==> flow/design.v <==
module timer(ssd_out,clk,reset);
input clk,reset;
output [6:0] ssd_out;
reg [25:0] ticker; 
reg [3:0] counter;
wire [3:0] ssd_in;
assign ssd_in = counter;
seven_seg_decoder ssd(ssd_out,ssd_in);
initial 
    begin
	     ticker = 49999999;
		  counter = 15;
	 end
always @(posedge clk or negedge reset)
    begin
	      if (!reset)
			    begin
				     ticker <= 49999999;
					  counter <= 15;
				 end
			else
			    begin
                 ticker <= ticker - 1;
					  if (ticker == 0)
					  begin
					      ticker <= 49999999;
					      counter <= counter-1;
					  end
				 end
	 end
endmodule
module seven_seg_decoder(led_out,bin_in);
    output [6:0] led_out;
    input [3:0] bin_in;
    wire [3:0] bin_in_inv;
    assign bin_in_inv = ~bin_in;
     assign led_out[6] = (bin_in_inv[3] & bin_in_inv[2] & bin_in_inv[1]) |
                         (bin_in_inv[3] & bin_in[2] & bin_in[1] & bin_in[0]) |
                         (bin_in[3] & bin_in[2] & bin_in_inv[1] & bin_in_inv[0]);
     assign led_out[5] = (bin_in_inv[3] & bin_in_inv[2] & bin_in[0]) | 
                         (bin_in_inv[3] & bin_in_inv[2] & bin_in[1]) | 
                         (bin_in_inv[3] & bin_in[1] & bin_in[0]) | 
                         (bin_in[3] & bin_in[2] & bin_in_inv[1] & bin_in[0]);
     assign led_out[4] = (bin_in_inv[3] & bin_in[0]) |
                         (bin_in_inv[2] & bin_in_inv[1] & bin_in[0]) |
                         (bin_in_inv[3] & bin_in[2] & bin_in_inv[1]);
     assign led_out[3] = (bin_in_inv[2] & bin_in_inv[1] & bin_in[0]) | 
                         (bin_in[2] & bin_in[1] & bin_in[0]) | 
                         (bin_in_inv[3] & bin_in[2] & bin_in_inv[1] & bin_in_inv[0]) | 
                         (bin_in[3] & bin_in_inv[2] & bin_in[1] & bin_in_inv[0]);
     assign led_out[2] = (bin_in[3] & bin_in[2] & bin_in_inv[0]) | 
                         (bin_in[3] & bin_in[2] & bin_in[1]) | 
                         (bin_in_inv[3] & bin_in_inv[2] & bin_in[1] & bin_in_inv[0]);
     assign led_out[1] = (bin_in[2] & bin_in[1] & bin_in_inv[0]) | 
                         (bin_in[3] & bin_in[1] & bin_in[0]) | 
                         (bin_in[3] & bin_in[2] & bin_in_inv[0]) | 
                         (bin_in_inv[3] & bin_in[2] & bin_in_inv[1] & bin_in[0]);
     assign led_out[0] = (bin_in_inv[3] & bin_in_inv[2] & bin_in_inv[1] & bin_in[0]) | 
                         (bin_in_inv[3] & bin_in[2] & bin_in_inv[1] & bin_in_inv[0]) | 
                         (bin_in[3] & bin_in_inv[2] & bin_in[1] & bin_in[0]) | 
                         (bin_in[3] & bin_in[2] & bin_in_inv[1] & bin_in[0]);
endmodule
---- From RTL to reports: timer ----
Tool output for the design above, in the order of the flow.
Lines are those of the file above, counted from 1.
Cell names lack the library's common part.
A cell with -- has no value.
inputs
  design top .............................. timer
  clock input ............................. clk
  cell library ............................ sky130hd
  corner .................................. tt_025C_1v80

---- Elaborated design ----
Source: Yosys, flattened and elaborated, memories not mapped. Widths are those after wreduce; folded enables and synchronous resets count as part of the registers. Registers that Yosys merges into a memory's read port (data or address) are not register bits. Print and check cells do not count. Equal cells are merged and count once.
bit counts
  register bits ........................... 30
  bits of input ports ..................... 2
  output and inout port bits .............. 7
  cells after elaboration ................. 57
cells by class
  muxes and demuxes ....................... 1
  bitwise gates (word level) .............. 51
  reductions and logical operators ........ 1
  add/subtract/negate cells ............... 2
operators by type and width
  cell                                                           count
  1-bit AND                                                      32
  26-bit by 1-bit subtractor with 26-bit output with constant B  1
  26-bit zero test                                               1
  26-bit two-way mux                                             1
  1-bit bitwise OR                                               18
  4-bit by 1-bit subtractor with 4-bit output with constant B    1
  4-bit NOT                                                      1

---- Longest topological paths ----
Longest topological path by Yosys (ltp), each cell counted once; first at word level (registers and memories cut), then after technology mapping (sequential cells cut; the memories' decode and read muxes count).
depth
  word-level depth ........................ 7
  ABC_AREA ................................ 0
  mapped depth ............................ 7
  depth with buffers taken out ............ 6

---- After synthesis ----
Source: synth_stat.txt of the flow (Yosys; design flattened, memories mapped). It holds for the ABC_AREA given above (unset counts as 0); a run with the other value may have another netlist.
synthesis totals
  flip-flop cells ......................... 30
  buffers ................................. 13
  mapped area ............................. 0.0017817 mm^2
  cell count .............................. 193
  sequential area ......................... 0.0007782 mm^2
cells by type
  cell type  count  area in all (um^2)
  dfstp_2    22     578.054
  dfrtp_1    8      200.192
  xnor2_1    11     96.342
  nor4_1     11     68.816
  o31ai_1    8      60.058
  nor3_1     11     55.053
  o21ai_0    11     55.053
  nand2_1    14     52.55
  nor2_1     14     52.55
  nand3_1    10     50.048
  ha_1       3      37.536
  a21oi_1    7      35.034
  clkbuf_1   9      33.782
  mux2i_1    3      30.029
  inv_1      7      26.275
  or3_1      4      25.024
  mux2_2     2      22.522
  nor3b_1    3      22.522
Other cell types: 26; their cells: 35.
The figures by module come from a second, unflattened synthesis with its own total; it is not the netlist above.
unflattened totals
  cells (unflattened synthesis) ........... 174
  area (unflattened synthesis) ............ 0.0017091 mm^2
Rows give one instance, submodules left out.
by module
  module             seq. area (mm^2)  times used  area (mm^2)  cells
  timer              0.0007782         1           0.0014864    139
  seven_seg_decoder  0                 1           0.0002227    35

---- Worst setup path after synthesis ----
OpenSTA on the mapped netlist: ideal clock, no wires. The path of least setup slack (recovery checks aside). Input and output delay are each 20% of the period. Register names are those of the netlist, which keeps one name where synthesis merged equal registers.
timing path after synthesis
  kind .................................... reg-to-reg
  start point ............................. register ticker[9]
  end point ............................... register ticker[16]
  stages on the path ...................... 5
  setup slack ............................. 0.280 ns
  library setup time ...................... 0.073 ns
  path delay .............................. 1.990 ns
  data required time ...................... 2.197 ns
  clock period ............................ 2.27 ns
  path buffers ............................ 0
  time at the first pin ................... 0.000 ns
  arrival ................................. 1.917 ns
  period reached after synthesis .......... 1.99 ns
"path delay" = arrival - input delay + setup time.
"stages on the path": output pins that drive a net of the path, with the launching flip-flop's if there is one; two outputs of one cell count as two.
"period reached after synthesis" = period - worst setup slack (recovery checks aside). The figure is calculated, with input and output delays left at 20% of the set period.
Between the ends stands the longest chain of elaborated cells between them, by number of cells; it is not shown to be the way that was timed. Of several equally long chains one is given.
Each line given opens the expression or statement behind the cell; cells for indexed reads and writes are added by Yosys, which also makes memories of some case tables.
A register here has more assigning lines than the two given.
on the way, after synthesis
  cells stage by stage .................... dfrtp_1 or4_4 or3_4 or4_4 a21oi_2
  length of the longest elaborated chain .. 2
  elaborated cells between the ends (all ways) .. 3
  source lines of those cells ............. 2
  those cells by class .................... add/sub (1); mux (1); reduce/logical (1)
ends and longest elaborated chain, after synthesis
  element                                        RTL line  source
  start, declared                                4         reg [25:0] ticker;
  start, assigned                                18        ticker <= 49999999;
  start, assigned                                23        ticker <= ticker - 1;
  26-bit by 1-bit subtractor with 26-bit output  23
  26-bit two-way mux                             24        if (ticker == 0)
  end, assigned                                  23
  end, assigned                                  26        ticker <= 49999999;
  end, declared                                  4

---- Worst path after layout ----
From the final timing report of record 1: the path of least setup slack in the routed layout; clock arrival at registers is part of the times.
timing path after layout
  kind .................................... reg-to-reg
  start point ............................. register ticker[10]
  end point ............................... register ticker[16]
  path buffers ............................ 0
  setup slack ............................. -0.11 ns
  clock period ............................ 1.79 ns
  library setup time ...................... 0.06 ns
  time at the first pin ................... 0.27 ns
  stages on the path ...................... 5
  data required time ...................... 2.00 ns
  arrival ................................. 2.11 ns
Between the ends stands the longest chain of elaborated cells between them, by number of cells; it is not shown to be the way that was timed. Of several equally long chains one is given.
A register here has more assigning lines than the two given.
on the way, after layout
  cells stage by stage .................... dfrtp_1 or4_4 or3_4 or4_4 a21oi_2
  length of the longest elaborated chain .. 2
  elaborated cells between the ends (all ways) .. 3
  source lines of those cells ............. 2
  those cells by class .................... add/sub (1); mux (1); reduce/logical (1)
ends and longest elaborated chain, after layout
  element                                        RTL line  source
  start, declared                                4         reg [25:0] ticker;
  start, assigned                                18        ticker <= 49999999;
  start, assigned                                23        ticker <= ticker - 1;
  26-bit by 1-bit subtractor with 26-bit output  23
  26-bit two-way mux                             24        if (ticker == 0)
  end, assigned                                  23
  end, assigned                                  26        ticker <= 49999999;
  end, declared                                  4

Ticket comment

Top module timer; platform sky130hd; tools Yosys and OpenROAD; 2 stored runs in no particular order. Input and output delays are each 20% of the period that was set; the output load is 0.01 pF.
"clock period reached" means the clock period less the worst setup slack. The figure is calculated, with input and output delays left at 20% of the set period.
"allowed time less slack (worst setup path)": the worst setup path's part of the clock period (all of it between registers, 20% less for each end at a port) less its slack. A launch clock that arrives late makes it longer, a capture clock that arrives late makes it shorter.

---- record 1 ----
settings
  period_ns = 1.79
  CAP_MARGIN = 20
  CORE_MARGIN = 2
  CORE_UTILIZATION = 40
  SLEW_MARGIN = 20
results
  synthesized cell area ................... 0.0017817 mm^2
  full die area ........................... 0.0050041 mm^2
  clock period reached .................... 1.895 ns
  utilization of the finished layout ...... 0.641
  allowed time less slack (worst setup path) .. 1.90 ns
  kind of the worst setup path ............ reg-to-reg
  setup slack of the worst path ........... -0.105 ns

---- record 2 ----
settings
  period_ns = 1.32
  CORE_UTILIZATION = 60
  SETUP_SLACK_MARGIN = -0.01
  PLACE_DENSITY_LB_ADDON = 0.19
  HOLD_SLACK_MARGIN = 0.28
  CORE_ASPECT_RATIO = 0.7
  CELL_PAD_IN_SITES_DETAIL_PLACEMENT = 1
  TNS_END_PERCENT = 100
  MAX_ROUTING_LAYER = met5
  CAP_MARGIN = 20
  CORE_MARGIN = 2
  SLEW_MARGIN = 20
results
  no results, placement failed with DPL-0033
